==> flow/design.v <==
module Int_to_Float (d,a,p_lost);  
input wire [31:0] d;  
output wire [31:0] a;  
output wire p_lost;  
wire sign = d[31];  
wire [31:0] f5 = sign? -d : d;  
wire [31:0] f4,f3,f2,f1,f0;
wire [4:0] sa;  
assign sa[4] = ~|f5[31:26];
assign f4 = sa[4]? {f5[15:0],16'b0} : f5;
assign sa[3] =~|f4[31:24];  
assign f3 = sa[3]? {f4[23:0], 8'b0} : f4;
assign sa[2] =~|f3[31:28];  
assign f2 = sa[2]? {f3[27:0], 4'b0} : f3;
assign sa[1] =~|f2[31:30];  
assign f1 = sa[1]? {f2[29:0], 2'b0} : f2;
assign sa[0] =~f1[31];  
assign f0 = sa[0]? {f1[30:0], 1'b0} : f1;
assign p_lost = |f0[7:0];  
wire [22:0] fraction = f0[30:8];  
wire [7:0] exponent = 8'h9e - {3'h0,sa};  
assign a = (d == 0)? 0 : {sign,exponent,fraction};
endmodule
module ItF (
    Float_Out,Int_In,clk,clr,Out_Enable
);
    input wire [31:0] Int_In;
    output wire [31:0] Float_Out;
    input clk,clr,Out_Enable;
    wire [31:0] ItF_to_Reg;
    Int_to_Float Module1 (
        .d(Int_In),
        .a(ItF_to_Reg),
        .p_lost()
    );
    Reg Module2 (
        .Result(Float_Out),
        .Float_In(ItF_to_Reg),
        .clk(clk),
        .clr(clr),
        .enable(Out_Enable)
    );
endmodule
module Reg (
    Result,Float_In,clk,clr,enable
);
    input wire clk,clr,enable;
    input wire [31:0] Float_In;
    output reg [31:0] Result;
    always @(posedge clk) begin
        if(~clr) Result <= 32'b0;
        else if (enable) Result <= Float_In;
        else Result <= Result;
    end
endmodule
module Converter_ItF_Block (
    Red_Out,Green_Out,Blue_Out,Red_In,Green_In,Blue_In,CLK,CLEAR, ENABLE_IN,ENABLE_OUT
);
    input   wire [7:0] Red_In,Green_In,Blue_In;
    input   wire CLK,CLEAR,ENABLE_IN,ENABLE_OUT;
    output  wire [31:0] Red_Out,Green_Out,Blue_Out;
    wire [7:0] Red_to_Reg,Green_to_Reg,Blue_to_Reg;
    Reg_Out Reg_Red(
        .Data_Out(Red_to_Reg),
        .Data_In(Red_In),
        .Enable(ENABLE_IN),
        .CLK(CLK),
        .CLEAR(CLEAR)
    );
    Reg_Out Reg_Green( 
        .Data_Out(Green_to_Reg),
        .Data_In(Green_In),
        .Enable(ENABLE_IN),
        .CLK(CLK),
        .CLEAR(CLEAR)
    );
    Reg_Out Reg_Blue(
        .Data_Out(Blue_to_Reg),
        .Data_In(Blue_In),
        .Enable(ENABLE_IN),
        .CLK(CLK),
        .CLEAR(CLEAR)
    );
    ItF RED (
        .Int_In({24'h0,Red_to_Reg}),
        .Float_Out(Red_Out),
        .clk(CLK),
        .clr(CLEAR),
        .Out_Enable(ENABLE_OUT)
    );
    ItF GREEN (
        .Int_In({24'h0,Green_to_Reg}),
        .Float_Out(Green_Out),
        .clk(CLK),
        .clr(CLEAR),
        .Out_Enable(ENABLE_OUT)
    );
    ItF BLUE (
        .Int_In({24'h0,Blue_to_Reg}),
        .Float_Out(Blue_Out),
        .clk(CLK),
        .clr(CLEAR),
        .Out_Enable(ENABLE_OUT)
    );
endmodule
module Reg_Out (
    Data_Out,Data_In,Enable,CLK,CLEAR
);
    input   [7:0] Data_In;
    input       Enable,CLK,CLEAR;
    output reg  [7:0] Data_Out;
    always @(posedge CLK) begin
        if (Enable) begin
            Data_Out <= Data_In;
        end
        else if (~CLEAR) begin
            Data_Out <= 8'b0;
        end
        else begin
            Data_Out <= Data_Out;
        end
    end
endmodule
Tool chain data of Converter_ItF_Block
Tool output for the design above, in the order of the flow.
Line numbers count from 1 in the design file above.
Operators carry their Yosys type and port widths (W data, S select, Z words).
The mark -- stands for no value.
- top module: Converter_ItF_Block
- clock port: CLK
- library: sky130hd
- timing corner: tt_025C_1v80

Word level
Counts by Yosys on the flattened word-level netlist (proc, flatten, opt, wreduce; memories kept). Register bits leave out memories and registers merged into their read ports (data or address). Print and check cells are left out. Cells with the same type and inputs are merged into one.
- bits in registers: 120
- input port bits: 28
- output and inout bits: 96
- add/subtract/negate cells at 3
- equality and inequality tests at 1
- muxes and demuxes at 16
- bitwise logic cells: 3
- reductions and logical operators: 15
- operator list (cell ; count):
    $mux W32 ; 6
    $mux W31 ; 6
    $logic_not A32 Y1 ; 3
    $mux W8 ; 4
    $sub A8 B5 Y8 const A ; 3
    $reduce_or A4 Y1 ; 3
    $logic_not A1 Y1 ; 6
    $reduce_or A2 Y1 ; 3
    $not A1 Y1 ; 3
    $ne A2 B1 Y1 const B ; 1

Depth
Yosys ltp: most cells in a row. Word level: on the elaborated netlist, between registers, memories and ports. Mapped: between sequential cells and ports; inverters and the memories' decode and read muxes count.
- noted word-level depth: 7
- ABC_AREA at 0
- mapped depth at 7

Mapped cells and area
Yosys stat after the flow's synthesis: flattened, memories mapped to cells. It holds for the ABC_AREA given above (unset counts as 0); a run with the other value may have another netlist.
The area totals of this step are shown rounded.
- standard cells after synthesis at 378
- noted cell area after synthesis: 3710 um^2
- noted area of sequential cells: 1500 um^2
- noted mapped flip-flops: 63
- cells by type (cell type ; count ; total area (um^2)):
    sky130_fd_sc_hd__dfxtp_1 ; 39 ; 780.749
    sky130_fd_sc_hd__edfxtp_1 ; 24 ; 720.691
    sky130_fd_sc_hd__buf_4 ; 57 ; 427.91
    sky130_fd_sc_hd__and2_1 ; 38 ; 237.728
    sky130_fd_sc_hd__a22o_1 ; 13 ; 113.859
    sky130_fd_sc_hd__nand2_1 ; 25 ; 93.84
    sky130_fd_sc_hd__mux2i_1 ; 9 ; 90.086
    sky130_fd_sc_hd__o2bb2ai_1 ; 10 ; 87.584
    sky130_fd_sc_hd__a21oi_1 ; 17 ; 85.082
    sky130_fd_sc_hd__a32o_1 ; 7 ; 70.067
    sky130_fd_sc_hd__o21ai_0 ; 13 ; 65.062
    sky130_fd_sc_hd__o21ai_4 ; 4 ; 65.062
    sky130_fd_sc_hd__nor4_4 ; 3 ; 63.811
    sky130_fd_sc_hd__and3_1 ; 8 ; 50.048
    sky130_fd_sc_hd__clkbuf_1 ; 12 ; 45.043
    sky130_fd_sc_hd__ha_1 ; 3 ; 37.536
    sky130_fd_sc_hd__nand2b_1 ; 6 ; 37.536
    sky130_fd_sc_hd__o21bai_4 ; 2 ; 37.536
Not listed: further types 32, cells in them 88.
By module: a second synthesis without flattening, with its own total; a netlist apart from the flattened one above.
- noted cell total of the unflattened synthesis: 1600
- area (unflattened synthesis): 13000 um^2
Each row is one instance without its submodules.
- by module (module ; instances ; cells ; area (um^2) ; seq. area (um^2)):
    Int_to_Float ; 3 ; 413 ; 2790 ; 0.0
    Reg ; 3 ; 103 ; 1240 ; 641
    Reg_Out ; 3 ; 17 ; 297 ; 240
    Converter_ItF_Block ; 1 ; 1 ; 3.8 ; 0.0
    ItF ; 3 ; 0 ; 0.0 ; 0.0

Path before layout
Source: OpenSTA report_checks on the synthesized netlist (no wires, ideal clock, input and output delay 20% of the period each), path of least setup slack; recovery checks are left aside. Register names are those of the netlist, which keeps one name where synthesis merged equal registers.
- kind: reg-to-reg
- start: register Reg_Red.Data_Out[5]
- end: register RED.Module2.Result[29]
- period at 2.04 ns
- time at the first pin at 0.000 ns
- arrival time at 1.549 ns
- setup slack at 0.376 ns
- path delay: 1.664 ns
- stages: 7
- path buffers: 0
- synthesis period reached at 1.664 ns
"path delay" = arrival - input delay + setup time.
"stages": output pins that drive a net of the path, with the launching flip-flop's if there is one; two outputs of one cell count as two.
"synthesis period reached" = period - worst setup slack (recovery checks aside). The figure is calculated, with input and output delays left at 20% of the set period.
The rows between start and end are the longest chain of elaborated cells between them; the timing report does not say that the signal goes this way. Where chains are equally long, one stands for them.
Each line given opens the expression or statement behind the cell; cells for indexed reads and writes are added by Yosys, which also makes memories of some case tables.
At most two assigning lines are given for a register; there are more.
- cell sequence: sky130_fd_sc_hd__edfxtp_1 -> sky130_fd_sc_hd__or2_4 -> sky130_fd_sc_hd__o21ai_4 -> sky130_fd_sc_hd__nor2_1 -> sky130_fd_sc_hd__ha_1 -> sky130_fd_sc_hd__a22o_1 -> sky130_fd_sc_hd__and2_1
- noted length of the longest elaborated chain: 7
- elaborated cells between the ends (all ways): 10
- source lines of those cells at 7
- classes of those cells: 1 x add/sub; 3 x mux; 1 x logic; 5 x reduce/logical
- ends and longest elaborated chain, after synthesis (what ; RTL line ; text):
    start: declaration ; 111 ; output reg  [7:0] Data_Out;
    start: assignment ; 114 ; Data_Out <= Data_In;
    start: assignment ; 120 ; Data_Out <= Data_Out;
    $reduce_or A4 Y1 ; 13 ; assign sa[2] =~|f3[31:28];
    $mux W32 ; 14 ; assign f2 = sa[2]? {f3[27:0], 4'b0} : f3;
    $reduce_or A2 Y1 ; 15 ; assign sa[1] =~|f2[31:30];
    $mux W32 ; 16 ; assign f1 = sa[1]? {f2[29:0], 2'b0} : f2;
    $not A1 Y1 ; 17 ; assign sa[0] =~f1[31];
    $sub A8 B5 Y8 ; 21 ; wire [7:0] exponent = 8'h9e - {3'h0,sa};
    $mux W31 ; 22 ; assign a = (d == 0)? 0 : {sign,exponent,fraction};
    end: assignment ; 52 ; else if (enable) Result <= Float_In;
    end: assignment ; 53 ; else Result <= Result;
    end: declaration ; 49 ; output reg [31:0] Result;

Path in the finished layout
Path of least setup slack in the final report of job 2 (OpenROAD, finished layout, wires in). Where an end is a register, its clock arrival counts in the times.
- kind: reg-to-reg
- start: register Reg_Blue.Data_Out[6]
- end: register BLUE.Module2.Result[17]
- period at 1.79 ns
- time at the first pin at 0.33 ns
- arrival time at 1.97 ns
- setup slack at 0.06 ns
- stages: 6
- path buffers: 1
The rows between start and end are the longest chain of elaborated cells between them; the timing report does not say that the signal goes this way. Where chains are equally long, one stands for them.
At most two assigning lines are given for a register; there are more.
- cell sequence: sky130_fd_sc_hd__edfxtp_1 -> sky130_fd_sc_hd__buf_4 -> sky130_fd_sc_hd__nor4_4 -> sky130_fd_sc_hd__a31oi_2 -> sky130_fd_sc_hd__a32o_1 -> sky130_fd_sc_hd__a32o_1
- noted length of the longest elaborated chain: 6
- elaborated cells between the ends (all ways): 7
- source lines of those cells at 6
- classes of those cells: 4 x mux; 3 x reduce/logical
- ends and longest elaborated chain, after layout (what ; RTL line ; text):
    start: declaration ; 111 ; output reg  [7:0] Data_Out;
    start: assignment ; 114 ; Data_Out <= Data_In;
    start: assignment ; 120 ; Data_Out <= Data_Out;
    $reduce_or A4 Y1 ; 13 ; assign sa[2] =~|f3[31:28];
    $mux W32 ; 14 ; assign f2 = sa[2]? {f3[27:0], 4'b0} : f3;
    $reduce_or A2 Y1 ; 15 ; assign sa[1] =~|f2[31:30];
    $mux W32 ; 16 ; assign f1 = sa[1]? {f2[29:0], 2'b0} : f2;
    $mux W31 ; 18 ; assign f0 = sa[0]? {f1[30:0], 1'b0} : f1;
    $mux W31 ; 22 ; assign a = (d == 0)? 0 : {sign,exponent,fraction};
    end: assignment ; 52 ; else if (enable) Result <= Float_In;
    end: assignment ; 53 ; else Result <= Result;
    end: declaration ; 49 ; output reg [31:0] Result;

--- measured runs ---
2 stored runs of Converter_ItF_Block in the flow (synthesis by Yosys, layout by OpenROAD, sky130hd cells), in arbitrary order. Constraints: input delay and output delay 20% of the set period each, output load 0.01 pF.
"clock period reached" = clock period - worst setup slack. The figure is calculated, with input and output delays left at 20% of the set period.
"total power of the final layout" rests on the timing tool's default activity at the inputs, not on a simulated workload.
Values from the reports are rounded here.

Job 1

==> flow/run.sh <==
#!/bin/bash
# the make line also repeats the synthesis and layout settings of config.mk as NAME=value (left out here)
make -C /OpenROAD-flow-scripts/flow DESIGN_CONFIG=/design/flow/config.mk WORK_HOME=/design/flow/orfs CLKGATE_MAP_FILE= finish
==> flow/config.mk <==
export PLATFORM = sky130hd
export DESIGN_NAME = Converter_ItF_Block
export DESIGN_NICKNAME = Converter_ItF_Block
export VERILOG_FILES = /design/flow/design.v
export SDC_FILE = /design/flow/constraint.sdc
export NUM_CORES = 4
export LEC_CHECK = 0
export CAP_MARGIN = 30
export CELL_PAD_IN_SITES_DETAIL_PLACEMENT = 2
export CORE_ASPECT_RATIO = 0.71
export CORE_MARGIN = 7
export CORE_UTILIZATION = 69
export GPL_TIMING_DRIVEN = 1
export MAX_ROUTING_LAYER = met5
export PLACE_DENSITY_LB_ADDON = 0.02
export SETUP_SLACK_MARGIN = 0.43
export SLEW_MARGIN = 20
==> flow/constraint.sdc <==
create_clock -name core_clock -period 2.18 [get_ports {CLK}]
set_input_delay 0.4360 -clock core_clock [delete_from_list [all_inputs] [get_ports {CLK}]]
set_output_delay 0.4360 -clock core_clock [all_outputs]
set_load 0.01 [all_outputs]

Job 1: stopped before the end: placement reported a tool error.

Job 2

==> flow/run.sh <==
#!/bin/bash
# the make line also repeats the synthesis and layout settings of config.mk as NAME=value (left out here)
make -C /OpenROAD-flow-scripts/flow DESIGN_CONFIG=/design/flow/config.mk WORK_HOME=/design/flow/orfs CLKGATE_MAP_FILE= finish
==> flow/config.mk <==
export PLATFORM = sky130hd
export DESIGN_NAME = Converter_ItF_Block
export DESIGN_NICKNAME = Converter_ItF_Block
export VERILOG_FILES = /design/flow/design.v
export SDC_FILE = /design/flow/constraint.sdc
export NUM_CORES = 4
export LEC_CHECK = 0
export CAP_MARGIN = 20
export CORE_MARGIN = 2
export CORE_UTILIZATION = 40
export SETUP_SLACK_MARGIN = 0.03
export SLEW_MARGIN = 20
==> flow/constraint.sdc <==
create_clock -name core_clock -period 1.79 [get_ports {CLK}]
set_input_delay 0.3580 -clock core_clock [delete_from_list [all_inputs] [get_ports {CLK}]]
set_output_delay 0.3580 -clock core_clock [all_outputs]
set_load 0.01 [all_outputs]

Measured in job 2:
- netlist area reported by Yosys at 3,710 um^2
- noted the full die area: 10,100 um^2
- post-layout utilization at 0.538
- noted the setup slack of the worst path: 0.060 ns
- post-route setup TNS at 0.000 ns
- noted the total power of the final layout: 4.13 mW
- clock period reached at 1.730 ns
--- end ---
