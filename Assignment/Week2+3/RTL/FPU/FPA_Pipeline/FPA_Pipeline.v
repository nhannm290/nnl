==> flow/design.v <==
module Alignment (
    small_frac27,large_frac24,Infinity_NaN_fraction,temp_exp,Result_is_NaN,Result_is_inf,sign,op_sub,OpA,OpB,Sub_Signal
);
    input [31:0] OpA,OpB;
    input Sub_Signal;
    output [26:0] small_frac27;
    output [23:0] large_frac24;
    output [22:0] Infinity_NaN_fraction;
    output [7:0] temp_exp;
    output Result_is_NaN,Result_is_inf,sign,op_sub;
    wire exchange = (OpB[30:0] > OpA[30:0]);  
    wire [31:0] number_large = exchange? OpB : OpA;
    wire [31:0] number_small = exchange? OpA : OpB;
    wire number_large_hidden_bit = |number_large[30:23];
    wire number_small_hidden_bit = |number_small[30:23];
    wire [23:0] large_frac24 = {number_large_hidden_bit, number_large[22:0]};
    wire [23:0] number_small_frac24 = {number_small_hidden_bit, number_small[22:0]}; 
    assign temp_exp = number_large[30:23]; 
    assign sign = exchange? Sub_Signal ^ OpB[31] : OpA[31];
    assign op_sub = Sub_Signal ^ number_large[31] ^ number_small[31];
    wire number_large_expo_is_ff = &number_large[30:23];  
    wire number_small_expo_is_ff = &number_small[30:23];
    wire number_large_fraction_is_00 = ~|number_large[22:0];
    wire number_small_fraction_is_00 = ~|number_small[22:0];
    wire number_large_is_infinity = number_large_expo_is_ff & number_large_fraction_is_00;  
    wire number_small_is_infinity = number_small_expo_is_ff & number_small_fraction_is_00; 
    wire number_large_is_NaN = number_large_expo_is_ff & ~number_large_fraction_is_00;  
    wire number_small_is_NaN = number_small_expo_is_ff & ~number_small_fraction_is_00;
    assign Result_is_inf = number_large_is_infinity | number_small_is_infinity;
    wire Result_is_NaN = number_large_is_NaN | number_small_is_NaN | ((Sub_Signal ^ number_small[31]^number_large[31]) & number_large_is_infinity & number_small_is_infinity);
    wire [22:0] NaN_fraction = (OpA[21:0] > OpB[21:0]) ? {1'b1,OpA[21:0]} : {1'b1,OpB[21:0]} ; 
    assign Infinity_NaN_fraction = Result_is_NaN ? NaN_fraction : 23'h0;
    wire [7:0] Exp_Sub = number_large[30:23] - number_small[30:23];
    wire small_den_only = (number_large[30:23] != 0) & (number_small[30:23] == 0);
    wire [7:0] Shift_Amout = small_den_only? Exp_Sub - 8'h1 : Exp_Sub;
    wire [49:0] small_frac50 = (Shift_Amout >=26)? {26'h0,number_small_frac24} : {number_small_frac24,26'h0} >> Shift_Amout;
    assign small_frac27 = {small_frac50[49:24] , |small_frac50[23:0]};
endmodule
module Calculation (
    Calculation_Frac, Small_Frac27,Large_Frac24,Sub_Signal
);
    input wire [23:0] Large_Frac24;
    input wire        Sub_Signal;
    input wire [26:0] Small_Frac27;
    output wire[27:0] Calculation_Frac;
    wire [27:0] Aligned_Large_Frac = {1'b0,Large_Frac24,3'b000};
    wire [27:0] Aligned_Small_Frac = {1'b0,Small_Frac27};
    assign Calculation_Frac = Sub_Signal? Aligned_Large_Frac - Aligned_Small_Frac : Aligned_Large_Frac + Aligned_Small_Frac;      
endmodule
module FPA_Pipeline (
    Result, Enable_Reg0,Enable_Reg1,Sub_Signal,Rm,OpA,OpB,Clk,Clear
);
    input Clk,Clear,Enable_Reg0,Enable_Reg1;
    input [31:0] OpA,OpB;
    input [1:0] Rm;
    input Sub_Signal;
    output [31:0] Result;
    wire [26:0] Alignment_Small_Frac;
    wire [23:0] Alignment_Large_Frac;
    wire [22:0] Alignment_Infinity_NaN_Frac;
    wire  [7:0] Alignment_Exp;
    wire Alignment_is_NaN, Alignment_is_Infinity;
    wire Alignment_Sign;
    wire Alignment_Op_Sub;
    Alignment Al_State (
        .small_frac27(Alignment_Small_Frac),
        .large_frac24(Alignment_Large_Frac),
        .Infinity_NaN_fraction(Alignment_Infinity_NaN_Frac),
        .temp_exp(Alignment_Exp),
        .Result_is_NaN(Alignment_is_NaN),
        .Result_is_inf(Alignment_is_Infinity),
        .sign(Alignment_Sign),
        .op_sub(Alignment_Op_Sub),
        .OpA(OpA),
        .OpB(OpB),
        .Sub_Signal(Sub_Signal)
    );
    wire [26:0] Calculation_Small_Frac;
    wire [23:0] Calculation_Large_Frac;
    wire [22:0] Calculation_Infinity_NaN_Frac;
    wire [7:0] Calculation_Exp;
    wire [1:0] Calculation_Rm;
    wire Calculation_is_NaN,Calculation_is_Infinity;
    wire Calculation_Sign;
    wire Calculation_Op_Sub;
    Regsister_Aligment_to_Calculation RAtC (
        .Calculation_Small_Frac(Calculation_Small_Frac), 
        .Calculation_Large_Frac(Calculation_Large_Frac),
        .Calculation_Infinity_NaN_Frac(Calculation_Infinity_NaN_Frac), 
        .Calculation_Exp(Calculation_Exp), 
        .Calculation_Rm(Calculation_Rm), 
        .Calculation_is_NaN(Calculation_is_NaN), 
        .Calculation_is_Infinity(Calculation_is_Infinity),
        .Calculation_Sign(Calculation_Sign),
        .Calculation_Sub_Signal(Calculation_Op_Sub),
        .Alignment_Small_frac(Alignment_Small_Frac),
        .Alignment_Large_frac(Alignment_Large_Frac), 
        .Alignment_Infinity_NaN_frac(Alignment_Infinity_NaN_Frac),
        .Alignment_Exp(Alignment_Exp),
        .Alignment_Rm(Rm),
        .Alignment_is_NaN(Alignment_is_NaN),
        .Alignment_is_Infinity(Alignment_is_Infinity),
        .Alignment_Sign(Alignment_Sign),
        .Alignment_Sub_Signal(Alignment_Op_Sub),
        .Value_In(Enable_Reg0),
        .Clk(Clk),
        .Clear(Clear)
    );
    wire [27:0] Calculation_Frac;
    Calculation Cal_State (
        .Calculation_Frac(Calculation_Frac), 
        .Small_Frac27(Calculation_Small_Frac),
        .Large_Frac24(Calculation_Large_Frac),
        .Sub_Signal(Calculation_Op_Sub)
    );
    wire [27:0] Normalization_Frac;
    wire [22:0] Normalization_Infinity_NaN_Frac;
    wire  [7:0] Normalization_Exp;
    wire  [1:0] Normalization_Rm;
    wire        Normalization_is_NaN,Normalization_is_Infinity;
    Regsister_Calculation_to_Normalization RCtN (
        .Normalization_is_NaN(Normalization_is_NaN), 
        .Normalization_is_Infinite(Normalization_is_Infinity), 
        .Normalization_Sign(Normalization_Sign), 
        .Normalization_Rm(Normalization_Rm), 
        .Normalization_Exp(Normalization_Exp), 
        .Normalization_Infinity_NaN_Frac(Normalization_Infinity_NaN_Frac), 
        .Normalization_Frac(Normalization_Frac),
        .Clk(Clk),
        .Clear(Clear),
        .Value_In(Enable_Reg1),
        .Calculation_is_NaN(Calculation_is_NaN), 
        .Calculation_is_Infinite(Calculation_is_Infinity), 
        .Calculation_Sign(Calculation_Sign), 
        .Calculation_Rm(Calculation_Rm), 
        .Calculation_Exp(Calculation_Exp), 
        .Calculation_Infinity_NaN_Frac(Calculation_Infinity_NaN_Frac), 
        .Calculation_Frac(Calculation_Frac)
    );
    Normalization Norm_State (
        .Result(Result),
        .Sign(Normalization_Sign),
        .Result_is_NaN(Normalization_is_NaN),
        .Result_is_Infinity(Normalization_is_Infinity), 
        .Rm(Normalization_Rm), 
        .Temp_Exp(Normalization_Exp), 
        .Infinity_NaN_Frac(Normalization_Infinity_NaN_Frac), 
        .Calculation_Frac(Normalization_Frac)
    );
endmodule
module Normalization (
    Result,Sign,Result_is_NaN,Result_is_Infinity, Rm, Temp_Exp, Infinity_NaN_Frac, Calculation_Frac,Value_Out
);
    input [27:0] Calculation_Frac ;
    input [22:0] Infinity_NaN_Frac;
    input [7:0] Temp_Exp;
    input [1:0] Rm;
    input Result_is_NaN,Result_is_Infinity;
    input Sign;
    output Value_Out;
    output [31:0] Result;
    wire [26:0] F4,F3,F2,F1,F0;
    wire [4:0] Zeros;
    assign Zeros[4] = ~|Calculation_Frac[26:11];
    assign F4 = Zeros[4]?  {Calculation_Frac[10:0],16'b0} : Calculation_Frac[26:0];
    assign Zeros[3] = ~|F4[26:19];
    assign F3 = Zeros[3]? {F4[18:0],8'b0} : F4;
    assign Zeros[2] = ~|F3[26:23] ;
    assign F2 = Zeros[2]? {F3[22:0],4'b0} : F3;
    assign Zeros[1] = ~|F2[26:25];
    assign F1 = Zeros[1]? {F2[24:0],2'b0} : F2;
    assign Zeros[0] = ~F1[26];
    assign F0 = Zeros[0] ? {F1[25:0],1'b0}: F1;
    reg [26:0] Frac0;
    reg [7:0] Exp0;
    always @* begin
        if (Calculation_Frac[27]) begin
            Frac0 = Calculation_Frac[27:1];
            Exp0 = Temp_Exp + 8'h1;
        end
        else begin
            if ((Temp_Exp>Zeros) && (F0[26])) begin
                Exp0 = Temp_Exp - Zeros;
                Frac0 = F0;
            end
            else begin
                Exp0 = 0 ;
                if (Temp_Exp !=0) Frac0 = Calculation_Frac[26:0] << (Temp_Exp - 8'h1);
                else Frac0 = Calculation_Frac[26:0];
            end
        end
    end
    wire Frac_Plus_1 =  ~Rm[1] & ~Rm[0] &  Frac0[2] & (Frac0[1] |  Frac0[0])             | 
                        ~Rm[1] & ~Rm[0] &  Frac0[2] & ~Frac0[1] & ~Frac0[0]  &  Frac0[3] | 
                        ~Rm[1] &  Rm[0] & (Frac0[2]|   Frac0[1] |  Frac0[0]) &  Sign     |
                         Rm[1] & ~Rm[0] & (Frac0[2]|   Frac0[1] |  Frac0[0]) & ~Sign     ;
    wire [24:0] Frac_Round = {1'b0, Frac0[26:3]} + Frac_Plus_1;
    wire  [7:0] Exponent = Frac_Round[24]? Exp0 + 8'h1 :Exp0;
    wire        Overflow = &Exp0 | &Exponent;
    assign Result = Final_Result (Overflow,Rm,Sign,Result_is_NaN,Result_is_Infinity,Exponent,Frac_Round[22:0], Infinity_NaN_Frac);
    assign Value_Out = 1'b1;
    function [31:0] Final_Result;
        input Overflow;
        input [1:0] Rm;
        input Sign,Is_NaN,Is_Infinity;
        input [7:0] Exponent;
        input [22:0] Fraction,Infinity_NaN_Frac;
        casex ({Overflow,Rm,Sign,Is_NaN,Is_Infinity})
            6'b1_00_x_0_x: Final_Result = {Sign,8'hff,23'h0000000};  
            6'b1_01_0_0_x:  Final_Result = {Sign,8'hfe,23'h7ffffff};
            6'b1_01_1_0_x:  Final_Result = {Sign,8'hff,23'h0000000};
            6'b1_10_0_0_x:  Final_Result = {Sign,8'hff,23'h0000000};
            6'b1_10_1_0_x:  Final_Result = {Sign,8'hfe,23'h7ffffff};
            6'b1_11_x_0_x:  Final_Result = {Sign,8'hfe,23'h7ffffff};
            6'b0_xx_x_0_0:  Final_Result = {Sign,Exponent,Fraction};
            6'bx_xx_x_1_x:  Final_Result = {Sign,8'hff,Infinity_NaN_Frac};
            6'bx_xx_x_0_1:  Final_Result = {Sign,8'hff,Infinity_NaN_Frac};
            default:        Final_Result = {Sign,8'h00,23'h000000};    
        endcase
    endfunction
endmodule
module Regsister_Aligment_to_Calculation (
    Calculation_Small_Frac, Calculation_Large_Frac,Calculation_Infinity_NaN_Frac, Calculation_Exp, Calculation_Rm, Calculation_is_NaN, Calculation_is_Infinity,Calculation_Sign, Calculation_Sub_Signal,Alignment_Small_frac,Alignment_Large_frac, Alignment_Infinity_NaN_frac,Alignment_Exp,Alignment_Rm,Alignment_is_NaN,Alignment_is_Infinity,Alignment_Sign,Alignment_Sub_Signal,Value_In,Clk,Clear
);
    input [26:0] Alignment_Small_frac;
    input [23:0] Alignment_Large_frac;
    input [22:0] Alignment_Infinity_NaN_frac;
    input  [7:0] Alignment_Exp;
    input  [1:0] Alignment_Rm;
    input        Alignment_is_Infinity,Alignment_Sign,Alignment_Sub_Signal,Alignment_is_NaN;
    input        Value_In,Clk,Clear;
    output reg [26:0] Calculation_Small_Frac; 
    output reg [23:0] Calculation_Large_Frac;
    output reg [22:0] Calculation_Infinity_NaN_Frac; 
    output reg  [7:0] Calculation_Exp;
    output reg  [1:0] Calculation_Rm;
    output reg        Calculation_is_NaN, Calculation_is_Infinity,Calculation_Sign, Calculation_Sub_Signal;
    always @(posedge Clk or negedge Clear) begin
        if (~Clear) begin
            Calculation_Rm                  <=0;
            Calculation_is_NaN              <=0;
            Calculation_is_Infinity         <=0;
            Calculation_Infinity_NaN_Frac   <=0;
            Calculation_Sign                <=0;
            Calculation_Exp                 <=0;
            Calculation_Sub_Signal          <=0;
            Calculation_Large_Frac          <=0;
            Calculation_Small_Frac          <=0;
        end
        else if (Value_In) begin
            Calculation_Rm                  <=Alignment_Rm;
            Calculation_is_NaN              <=Alignment_is_NaN;
            Calculation_is_Infinity         <=Alignment_is_Infinity;
            Calculation_Infinity_NaN_Frac   <=Alignment_Infinity_NaN_frac;
            Calculation_Sign                <=Alignment_Sign;
            Calculation_Exp                 <=Alignment_Exp;
            Calculation_Sub_Signal          <=Alignment_Sub_Signal;
            Calculation_Large_Frac          <=Alignment_Large_frac;
            Calculation_Small_Frac          <=Alignment_Small_frac;
        end
    end
endmodule
module Regsister_Calculation_to_Normalization (
    Normalization_is_NaN, Normalization_is_Infinite, Normalization_Sign, Normalization_Rm, Normalization_Exp, Normalization_Infinity_NaN_Frac, Normalization_Frac,Clk,Clear,Value_In,Calculation_is_NaN, Calculation_is_Infinite, Calculation_Sign, Calculation_Rm, Calculation_Exp, Calculation_Infinity_NaN_Frac, Calculation_Frac    
);  
    input [27:0] Calculation_Frac;
    input [22:0] Calculation_Infinity_NaN_Frac;
    input  [7:0] Calculation_Exp;
    input  [1:0] Calculation_Rm;
    input        Calculation_is_NaN, Calculation_is_Infinite, Calculation_Sign;
    input Value_In,Clk,Clear;
    output reg [27:0] Normalization_Frac;
    output reg [22:0] Normalization_Infinity_NaN_Frac;
    output reg [7:0] Normalization_Exp;
    output reg [1:0] Normalization_Rm;
    output reg Normalization_is_NaN, Normalization_is_Infinite, Normalization_Sign;
    always @(posedge Clk or negedge Clear) begin
        if (~Clear) begin
            Normalization_Rm                <= 0;
            Normalization_is_NaN            <= 0;
            Normalization_is_Infinite       <= 0;
            Normalization_Infinity_NaN_Frac <= 0;
            Normalization_Sign              <= 0;
            Normalization_Exp               <= 0;
            Normalization_Frac              <= 0;
        end
        else if (Value_In) begin
            Normalization_Rm                <= Calculation_Rm;
            Normalization_is_NaN            <= Calculation_is_NaN;
            Normalization_is_Infinite       <= Calculation_is_Infinite;
            Normalization_Infinity_NaN_Frac <= Calculation_Infinity_NaN_Frac;
            Normalization_Sign              <= Calculation_Sign;
            Normalization_Exp               <= Calculation_Exp;
            Normalization_Frac              <= Calculation_Frac;
        end
    end
endmodule
* From RTL to reports: FPA_Pipeline
Tool output for the design above, in the order of the flow. Line numbers count from 1 in the design file above. Cell names lack the library's common part. Not given: n/a
Set-up: top FPA_Pipeline, clock input Clk, library sky130hd, corner tt_025C_1v80

* After elaboration
Yosys after proc, flatten, opt, wreduce and memory -nomap, before mapping. Enables and synchronous resets that opt folds into registers are not counted as muxes. Memory bits, and registers merged into a memory's read port (data or address), are not among the register bits. Print and check cells are not counted.
Storage and ports: register bits 152, output and inout port bits 32, word-level cells 125
Cells by class: add/sub/neg operators 9, $lt $le $gt $ge 4, eq/ne operators 7, shift-type cells 2, mux-type cells 21, bitwise operators 40, reductions and logical operators 26
Operators by type and width (count):
- 2-to-1 mux 27 bit | 8
- parallel mux 32 bit (select 4 bit) | 1
- 2-to-1 mux 32 bit | 3
- >> shifter 50 x 8 -> 50 bit | 1
- 2-to-1 mux 50 bit | 1
- OR reduction 23 bit | 2
- AND reduction 8 bit | 4
- 2-to-1 mux 8 bit | 4
- greater-than comparator 31 bit | 1
- adder 27 x 27 -> 28 bit | 1
- subtractor 27 x 27 -> 28 bit | 1
- 2-to-1 mux 28 bit | 1
- << shifter 27 x 8 -> 27 bit | 1
- adder 24 x 1 -> 25 bit | 1
- OR reduction 24 bit | 1
- OR reduction 8 bit | 3
- 2-to-1 mux 23 bit | 1
- greater-than comparator 22 bit | 1
- 2-to-1 mux 22 bit | 1
- equality test 5 bit with constant B | 4
- AND 1 bit | 19
- OR reduction 16 bit | 1
- adder 8 x 1 -> 8 bit with constant B | 2
- subtractor 8 x 1 -> 8 bit with constant B | 2
- nonzero test 8 bit | 2
- OR 1 bit | 10
- equality test 4 bit with constant B | 2
- subtractor 8 x 5 -> 8 bit | 1
Not listed: further kinds 14, cells in them 29.

* Logic depth
Longest topological path by Yosys (ltp), each cell counted once; first at word level (registers and memories cut), then after technology mapping (sequential cells cut; the memories' decode and read muxes count).
Depth: word-level depth 27, ABC_AREA 0, gate-level depth with buffers 41, mapped depth without buffers 34

* After synthesis
Source: synth_stat.txt of the flow (Yosys; design flattened, memories mapped). It holds for the ABC_AREA given above (unset counts as 0); a run with the other value may have another netlist. Totals and module areas in this step are rounded.
Mapped netlist: cells in the netlist 2385, synthesis area 18000 um2, sequential area 3800 um2, flip-flop cells 150, buffers 167
Cell types:
- dfrtp_1 | count 150, area in all 3753.6 um2
- ha_1 | count 115, area in all 1438.88 um2
- nand2_1 | count 279, area in all 1.05E+03 um2
- a21oi_1 | count 182, area in all 910.874 um2
- nor2_1 | count 216, area in all 810.778 um2
- mux4_2 | count 35, area in all 788.256 um2
- o21ai_0 | count 151, area in all 755.725 um2
- mux2i_1 | count 63, area in all 630.605 um2
- mux2_2 | count 53, area in all 596.822 um2
- inv_1 | count 139, area in all 521.75 um2
- clkbuf_1 | count 133, area in all 499.229 um2
- xnor2_1 | count 52, area in all 455.437 um2
- a31oi_1 | count 53, area in all 331.568 um2
- a221o_1 | count 28, area in all 280.269 um2
- nand3_1 | count 55, area in all 275.264 um2
- o2bb2ai_1 | count 28, area in all 245.235 um2
- nor3_1 | count 47, area in all 235.226 um2
- xor2_1 | count 26, area in all 227.718 um2
Not listed: further types 86, cells in them 580. By module: a second synthesis without flattening, with its own total; a netlist apart from the flattened one above.
Unflattened totals: cells (unflattened synthesis) 2609, area total of the unflattened synthesis 21000 um2
Rows give one instance, submodules left out.
Modules:
- Normalization | times used 1, cells 929, area 6200 um2
- Alignment | times used 1, cells 921, area 5500 um2
- Regsister_Aligment_to_Calculation | times used 1, cells 186, area 3300 um2
- Calculation | times used 1, cells 438, area 2900 um2
- Regsister_Calculation_to_Normalization | times used 1, cells 135, area 2700 um2
- FPA_Pipeline | times used 1, cells 0, area 0.0 um2

* Timing after synthesis
Path of least setup slack by OpenSTA after synthesis, without wires, with an ideal clock, recovery checks aside; 20% of the period is set as input and as output delay. Where synthesis merged equal registers, the netlist keeps one of their names.
Timing path after synthesis: kind reg2out, start register RCtN.Normalization_Frac[19], end output port Result[0], clock period 10.9 ns, time at the first pin 0.000 ns, arrival 8.044 ns, setup slack 0.676 ns, delay of the path 8.044 ns, stages on the path 40, period reached after synthesis 10.224 ns
"delay of the path" is the arrival time less input delay plus setup time. At an output port there is no setup time. "stages on the path" counts driving pins, that of a launching flip-flop among them; a cell with two outputs on the path counts twice. "period reached after synthesis" is the clock period less the worst setup slack; recovery checks do not enter. This is arithmetic on one report: input and output delays are still those of the set period (20% each). Between the ends stands the longest chain of elaborated cells between them, by number of cells; it is not shown to be the way that was timed. Of several equally long chains one is given. A line is the first line of the expression or statement that the cell stems from. Yosys adds cells for indexed reads and writes and turns some case tables into memories.
Between the ends, after synthesis: path through dfrtp_1 or4_1 buf_2 a41oi_2 a21oi_4 inv_4 a21oi_4 o221ai_4 nand2_2 inv_2 buf_2 buf_1 ha_1 inv_1 fa_1 a21o_1 a21oi_1 o21bai_1 (+4 left out) nand2_1 o31ai_1 o21ai_0 a21oi_1 nor3_1 a211oi_1 ha_1 ha_1 nand2_1 o21bai_1 nor4_4 nand3_4 o22a_1 a21oi_1 o21bai_4 o21bai_4 buf_4 a221o_1, length of the longest elaborated chain 27, elaborated cells between the ends (all ways) 56
RTL lines, path after synthesis:
- start, declared | RTL line 272 | output reg [27:0] Normalization_Frac;
- start, assigned | RTL line 285 | Normalization_Frac              <= 0;
- start, assigned | RTL line 294 | Normalization_Frac              <= Calculation_Frac;
- OR reduction 16 bit | RTL line 164 | assign Zeros[4] = ~|Calculation_Frac[26:11];
- 2-to-1 mux 27 bit | RTL line 165 | assign F4 = Zeros[4]?  {Calculation_Frac[10:0],16'b0} : Calculation_Frac[26:0];
- OR reduction 8 bit | RTL line 166 | assign Zeros[3] = ~|F4[26:19];
- 2-to-1 mux 27 bit | RTL line 167 | assign F3 = Zeros[3]? {F4[18:0],8'b0} : F4;
- OR reduction 4 bit | RTL line 168 | assign Zeros[2] = ~|F3[26:23] ;
- 2-to-1 mux 27 bit | RTL line 169 | assign F2 = Zeros[2]? {F3[22:0],4'b0} : F3;
- OR reduction 2 bit | RTL line 170 | assign Zeros[1] = ~|F2[26:25];
- (+13 left out)
- adder 24 x 1 -> 25 bit | RTL line 197 | wire [24:0] Frac_Round = {1'b0, Frac0[26:3]} + Frac_Plus_1;
- 2-to-1 mux 8 bit | RTL line 198 | wire  [7:0] Exponent = Frac_Round[24]? Exp0 + 8'h1 :Exp0;
- AND reduction 8 bit | RTL line 199 | wire        Overflow = &Exp0 | &Exponent;
- OR 1 bit | RTL line 199
- equality test 5 bit | RTL line 208 | casex ({Overflow,Rm,Sign,Is_NaN,Is_Infinity})
- OR reduction 3 bit
- parallel mux 32 bit (select 4 bit) | RTL line 208
- end, declared | RTL line 57 | output [31:0] Result;

* Worst path after layout
Path of least setup slack in the final report of entry A (OpenROAD, finished layout, wires in). Where an end is a register, its clock arrival counts in the times.
Timing path after layout: kind reg2out, start register RCtN.Normalization_Frac[19], end output port Result[13], clock period 16.9 ns, time at the first pin 0.45 ns, arrival 10.53 ns, setup slack 2.99 ns, stages on the path 37
Between the ends stands the longest chain of elaborated cells between them, by number of cells; it is not shown to be the way that was timed. Of several equally long chains one is given.
Between the ends, after layout: path through dfrtp_1 or4_1 a41oi_2 a21oi_4 inv_4 a21oi_4 o221ai_4 nand2_2 inv_2 ha_1 inv_1 fa_1 a21o_1 a21oi_1 o21bai_1 a2111o_1 o41ai_4 buf_4 nand2_1 o31ai_1 o21ai_0 a21oi_1 nor3_1 a211oi_1 ha_1 ha_1 nand2_1 o21bai_1 nor4_4 nand3_4 mux2i_1 a21oi_1 o21bai_4 nor3_4 buf_6 a221o_1 clkdlybuf4s50_1, length of the longest elaborated chain 27, elaborated cells between the ends (all ways) 56
RTL lines, path after layout:
- start, declared | RTL line 272 | output reg [27:0] Normalization_Frac;
- start, assigned | RTL line 285 | Normalization_Frac              <= 0;
- start, assigned | RTL line 294 | Normalization_Frac              <= Calculation_Frac;
- OR reduction 16 bit | RTL line 164 | assign Zeros[4] = ~|Calculation_Frac[26:11];
- 2-to-1 mux 27 bit | RTL line 165 | assign F4 = Zeros[4]?  {Calculation_Frac[10:0],16'b0} : Calculation_Frac[26:0];
- OR reduction 8 bit | RTL line 166 | assign Zeros[3] = ~|F4[26:19];
- 2-to-1 mux 27 bit | RTL line 167 | assign F3 = Zeros[3]? {F4[18:0],8'b0} : F4;
- OR reduction 4 bit | RTL line 168 | assign Zeros[2] = ~|F3[26:23] ;
- 2-to-1 mux 27 bit | RTL line 169 | assign F2 = Zeros[2]? {F3[22:0],4'b0} : F3;
- OR reduction 2 bit | RTL line 170 | assign Zeros[1] = ~|F2[26:25];
- (+13 left out)
- adder 24 x 1 -> 25 bit | RTL line 197 | wire [24:0] Frac_Round = {1'b0, Frac0[26:3]} + Frac_Plus_1;
- 2-to-1 mux 8 bit | RTL line 198 | wire  [7:0] Exponent = Frac_Round[24]? Exp0 + 8'h1 :Exp0;
- AND reduction 8 bit | RTL line 199 | wire        Overflow = &Exp0 | &Exponent;
- OR 1 bit | RTL line 199
- equality test 5 bit | RTL line 208 | casex ({Overflow,Rm,Sign,Is_NaN,Is_Infinity})
- OR reduction 3 bit
- parallel mux 32 bit (select 4 bit) | RTL line 208
- end, declared | RTL line 57 | output [31:0] Result;

Record of 2 stored runs of the RTL-to-layout flow on FPA_Pipeline, platform sky130hd. The runs are unordered. Constraints: input delay and output delay 20% of the set period each, output load 0.01 pF.
"period reached" = clock period - worst setup slack. The figure is calculated, with input and output delays left at 20% of the set period.
"worst setup path time" = time allowed to the worst setup path (clock period - input delay - output delay, where it has them) - its slack; a late launch clock adds to it, a late capture clock takes from it.
"power consumption": no workload was simulated; the value follows from the tool's default switching activity.
Measured values are rounded.

[entry A] flow files
==> flow/run.sh <==
#!/bin/bash
# the make line also repeats the synthesis and layout settings of config.mk as NAME=value (left out here)
make -C /OpenROAD-flow-scripts/flow DESIGN_CONFIG=/design/flow/config.mk WORK_HOME=/design/flow/orfs CLKGATE_MAP_FILE= finish
==> flow/config.mk <==
export PLATFORM = sky130hd
export DESIGN_NAME = FPA_Pipeline
export DESIGN_NICKNAME = FPA_Pipeline
export VERILOG_FILES = /design/flow/design.v
export SDC_FILE = /design/flow/constraint.sdc
export NUM_CORES = 4
export LEC_CHECK = 0
export CAP_MARGIN = 20
export CELL_PAD_IN_SITES_DETAIL_PLACEMENT = 2
export CELL_PAD_IN_SITES_GLOBAL_PLACEMENT = 2
export CORE_MARGIN = 2
export CORE_UTILIZATION = 41
export CTS_CLUSTER_DIAMETER = 175
export CTS_CLUSTER_SIZE = 94
export MAX_ROUTING_LAYER = met4
export PLACE_DENSITY = 0.36
export SETUP_SLACK_MARGIN = 2.17
export SLEW_MARGIN = 20
==> flow/constraint.sdc <==
create_clock -name core_clock -period 16.9 [get_ports {Clk}]
set_input_delay 3.3800 -clock core_clock [delete_from_list [all_inputs] [get_ports {Clk}]]
set_output_delay 3.3800 -clock core_clock [all_outputs]
set_load 0.01 [all_outputs]

[entry A] result: standard-cell area after routing 20000 um2; Yosys chip area after synthesis 18000 um2; utilization in the final report 46 %; overall die area 46000 um2; period reached 13.915 ns; worst setup slack after layout 3.0 ns; power consumption 2.7 mW; worst setup path time 10.53 ns; critical path type reg2out; worst hold slack after layout 0.51 ns

[entry B] flow files
==> flow/run.sh <==
#!/bin/bash
# the make line also repeats the synthesis and layout settings of config.mk as NAME=value (left out here)
make -C /OpenROAD-flow-scripts/flow DESIGN_CONFIG=/design/flow/config.mk WORK_HOME=/design/flow/orfs CLKGATE_MAP_FILE= finish
==> flow/config.mk <==
export PLATFORM = sky130hd
export DESIGN_NAME = FPA_Pipeline
export DESIGN_NICKNAME = FPA_Pipeline
export VERILOG_FILES = /design/flow/design.v
export SDC_FILE = /design/flow/constraint.sdc
export NUM_CORES = 4
export LEC_CHECK = 0
export CAP_MARGIN = 5
export CELL_PAD_IN_SITES_DETAIL_PLACEMENT = 0
export CORE_MARGIN = 2
export CORE_UTILIZATION = 15
export GPL_TIMING_DRIVEN = 0
export PLACE_DENSITY_LB_ADDON = 0.3
export SETUP_SLACK_MARGIN = 0.36
export SLEW_MARGIN = 20
==> flow/constraint.sdc <==
create_clock -name core_clock -period 8.3 [get_ports {Clk}]
set_input_delay 1.6600 -clock core_clock [delete_from_list [all_inputs] [get_ports {Clk}]]
set_output_delay 1.6600 -clock core_clock [all_outputs]
set_load 0.01 [all_outputs]

[entry B] result: standard-cell area after routing 23000 um2; Yosys chip area after synthesis 18000 um2; utilization in the final report 19 %; overall die area 120000 um2; period reached 9.662 ns; worst setup slack after layout -1.4 ns; power consumption 5.5 mW; worst setup path time 8.00 ns; critical path type reg2out; worst hold slack after layout 0.49 ns
